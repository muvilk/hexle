==> flow/design.v <==
module counter_4 (
    input clk,
    input rst,
    output reg [27:0] value
  );
  localparam SIZE = 5'h1c;
  localparam DIV = 1'h0;
  localparam TOP = 1'h0;
  localparam UP = 1'h1;
  reg [27:0] M_ctr_d, M_ctr_q = 1'h0;
  localparam MAX_VALUE = 1'h0;
  always @* begin
    M_ctr_d = M_ctr_q;
    value = M_ctr_q;
    if (1'h1) begin
      M_ctr_d = M_ctr_q + 1'h1;
      if (1'h0 && M_ctr_q == 1'h0) begin
        M_ctr_d = 1'h0;
      end
    end else begin
      M_ctr_d = M_ctr_q - 1'h1;
      if (1'h0 && M_ctr_q == 1'h0) begin
        M_ctr_d = 1'h0;
      end
    end
  end
  always @(posedge clk) begin
    if (rst == 1'b1) begin
      M_ctr_q <= 1'h0;
    end else begin
      M_ctr_q <= M_ctr_d;
    end
  end
endmodule
# Tool chain data of counter_4
# The steps from the RTL of counter_4 to its reports follow in flow order.
# Line numbers count from 1 in the design file above.
# Library cell names are shortened.
# The mark -- stands for no value.
# setup
top	counter_4
clk_port	clk
library	sky130hd
corner	tt_025C_1v80

# Word level
# Source: Yosys, flattened and elaborated, memories not mapped. Widths are those after wreduce; folded enables and synchronous resets count as part of the registers. Registers that Yosys merges into a memory's read port (data or address) are not register bits. Print and check cells do not count. Equal cells are merged and count once.
# bits
ff_bits	28
in_bits	2
output_inout_bits	28
word_cells	2
# op_classes
add_sub_neg	1
# op_table
cell	n
adder 28 x 1 -> 28 bit with constant B	1

# Longest topological paths
# Yosys ltp: most cells in a row. Word level: on the elaborated netlist, between registers, memories and ports. Mapped: between sequential cells and ports; inverters and the memories' decode and read muxes count.
# logic_depth
depth_word	1
ABC_AREA	0
depth_mapped	6
depth_no_buf	5

# Synthesis result
# Source: synth_stat.txt of the flow (Yosys; design flattened, memories mapped). It holds for the ABC_AREA given above (unset counts as 0); a run with the other value may have another netlist.
# The area totals of this step are shown rounded.
# by_type
type	n	type_area_um2
dfxtp_1	28	560.538
or4_1	12	90.086
o31ai_1	11	82.579
a21oi_1	15	75.072
xnor2_1	7	61.309
nor2_1	12	45.043
nand4_1	6	37.536
xor2_1	4	35.034
nand2_1	9	33.782
nand3_1	6	30.029
or3_1	4	25.024
clkbuf_1	6	22.522
o21ai_0	4	20.019
and4_1	2	17.517
nor3_1	3	15.014
ha_1	1	12.512
nand4_2	1	12.512
buf_6	1	11.261
# Other cell types: 11; their cells: 13.
# synth_totals
mapped_cells	145
mapped_area_um2	1270
seqArea_um2	561
ff_cells	28
buf_cells	9

# Path before layout
# Source: OpenSTA report_checks on the synthesized netlist (no wires, ideal clock, input and output delay 20% of the period each), path of least setup slack; recovery checks are left aside. Register names are those of the netlist, which keeps one name where synthesis merged equal registers.
# synth_path
path_type	flip-flop to flip-flop
from	register M_ctr_q[0]
to	register M_ctr_q[26]
clock_period_ns	2.1
setup_ns	0.070
launch_ns	0.000
t_arrival_ns	1.885
t_required_ns	2.030
path_slack_ns	0.145
path_delay_ns	1.955
path_stages	7
path_buffers	1
period_less_setup_slack_ns	1.955
# "path_delay_ns" is the arrival time less input delay plus setup time.
# "path_stages" counts driving pins, that of a launching flip-flop among them; a cell with two outputs on the path counts twice.
# "period_less_setup_slack_ns" = period - worst setup slack (recovery checks aside). The figure is calculated, with input and output delays left at 20% of the set period.
# The rows between start and end are the longest chain of elaborated cells between them; the timing report does not say that the signal goes this way. Where chains are equally long, one stands for them.
# A line is the first line of the expression or statement that the cell stems from. Yosys adds cells for indexed reads and writes and turns some case tables into memories.
# synth_between
path_cell_list	dfxtp_1 -> ha_1 -> nand4_1 -> or3_1 -> clkbuf_1 -> or4_1 -> a21oi_1
elab_chain_cells	1
cells_between	1
lines_between	1
classes_between	add/sub (1)
# synth_rtl
item	line_no	rtl
start: declaration	10	reg [27:0] M_ctr_d, M_ctr_q = 1'h0;
start: assignment	29	M_ctr_q <= 1'h0;
start: assignment	31	M_ctr_q <= M_ctr_d;
adder 28 x 1 -> 28 bit	16	M_ctr_d = M_ctr_q + 1'h1;
end: assignment	29
end: assignment	31
end: declaration	10

# Path in the finished layout
# Path of least setup slack in the final report of entry A (OpenROAD, finished layout, wires in). Where an end is a register, its clock arrival counts in the times.
# layout_path
path_type	flip-flop to flip-flop
from	register M_ctr_q[1]
to	register M_ctr_q[19]
clock_period_ns	2.04
setup_ns	0.05
launch_ns	0.32
t_arrival_ns	2.19
t_required_ns	2.31
path_slack_ns	0.12
path_stages	6
path_buffers	1
# The rows between start and end are the longest chain of elaborated cells between them; the timing report does not say that the signal goes this way. Where chains are equally long, one stands for them.
# layout_between
path_cell_list	dfxtp_2 -> nand2_1 -> or4_1 -> buf_6 -> or4_1 -> a21oi_1
elab_chain_cells	1
cells_between	1
lines_between	1
classes_between	add/sub (1)
# layout_rtl
item	line_no	rtl
start: declaration	10	reg [27:0] M_ctr_d, M_ctr_q = 1'h0;
start: assignment	29	M_ctr_q <= 1'h0;
start: assignment	31	M_ctr_q <= M_ctr_d;
adder 28 x 1 -> 28 bit	16	M_ctr_d = M_ctr_q + 1'h1;
end: assignment	29
end: assignment	31
end: declaration	10

Memo
Re: implementation data of counter_4

Module counter_4, platform sky130hd: 2 stored runs of the flow (Yosys, OpenROAD) with differing settings, in no particular order. Input and output delays are each 20% of the period that was set; the output load is 0.01 pF.
"achievedPeriod_ns": clock period set for the run, less the worst setup slack. It is reckoned from that one timing run; input and output delays stay at 20% of the period that was set.
"worstPathTime_ns" is the time allowed to the run's worst setup path (the clock period less input and output delay, where it has them) less its slack. Clock arrival times count: a late capture clock shortens it, a late launch clock lengthens it.
By "final_power_uw" is meant OpenSTA's value without simulated activity: inputs other than the clock are taken to toggle once in ten clock periods, and the tool carries that through the logic.
The results are shown rounded.

Entry A, flow files:
==> flow/run.sh <==
#!/bin/bash
# the make line also repeats the synthesis and layout settings of config.mk as NAME=value (left out here)
make -C /OpenROAD-flow-scripts/flow DESIGN_CONFIG=/design/flow/config.mk WORK_HOME=/design/flow/orfs CLKGATE_MAP_FILE= finish
==> flow/config.mk <==
export PLATFORM = sky130hd
export DESIGN_NAME = counter_4
export DESIGN_NICKNAME = counter_4
export VERILOG_FILES = /design/flow/design.v
export SDC_FILE = /design/flow/constraint.sdc
export NUM_CORES = 4
export LEC_CHECK = 0
export CAP_MARGIN = 20
export CORE_MARGIN = 2
export CORE_UTILIZATION = 40
export SLEW_MARGIN = 20
==> flow/constraint.sdc <==
create_clock -name core_clock -period 2.04 [get_ports {clk}]
set_input_delay 0.4080 -clock core_clock [delete_from_list [all_inputs] [get_ports {clk}]]
set_output_delay 0.4080 -clock core_clock [all_outputs]
set_load 0.01 [all_outputs]

==> results of entry A, as CSV <==
result,value
tns_setup_ns,0.000
final_power_uw,874
design.die.area_um2,3640
fin_ws_ns,0.121
achievedPeriod_ns,1.919
timing.hold.ws_ns,0.492
finish.stdcell_area_um2,1730
worstPathTime_ns,1.92
critical_path_kind,"flip-flop to flip-flop"
post_route_util_pct,57.1
synthArea_um2,1270

Entry B, flow files:
==> flow/run.sh <==
#!/bin/bash
# the make line also repeats the synthesis and layout settings of config.mk as NAME=value (left out here)
make -C /OpenROAD-flow-scripts/flow DESIGN_CONFIG=/design/flow/config.mk WORK_HOME=/design/flow/orfs CLKGATE_MAP_FILE= finish
==> flow/config.mk <==
export PLATFORM = sky130hd
export DESIGN_NAME = counter_4
export DESIGN_NICKNAME = counter_4
export VERILOG_FILES = /design/flow/design.v
export SDC_FILE = /design/flow/constraint.sdc
export NUM_CORES = 4
export LEC_CHECK = 0
export ABC_AREA = 1
export CAP_MARGIN = 20
export CORE_ASPECT_RATIO = 0.91
export CORE_MARGIN = 2
export CORE_UTILIZATION = 53
export CTS_CLUSTER_DIAMETER = 133
export CTS_CLUSTER_SIZE = 66
export GPL_ROUTABILITY_DRIVEN = 0
export MAX_ROUTING_LAYER = met5
export MIN_ROUTING_LAYER = met1
export PLACE_DENSITY_LB_ADDON = 0.13
export SETUP_SLACK_MARGIN = 0.03
export SLEW_MARGIN = 20
==> flow/constraint.sdc <==
create_clock -name core_clock -period 1.45 [get_ports {clk}]
set_input_delay 0.2900 -clock core_clock [delete_from_list [all_inputs] [get_ports {clk}]]
set_output_delay 0.2900 -clock core_clock [all_outputs]
set_load 0.01 [all_outputs]

==> results of entry B, as CSV <==
result,value
synthArea_um2,1400
worstPathTime_ns,1.35
critical_path_kind,"flip-flop to flip-flop"
design.die.area_um2,3060
post_route_util_pct,78.6
final_power_uw,1230
finish.stdcell_area_um2,1940
tns_setup_ns,0.000
fin_ws_ns,0.105
timing.hold.ws_ns,0.490
achievedPeriod_ns,1.345
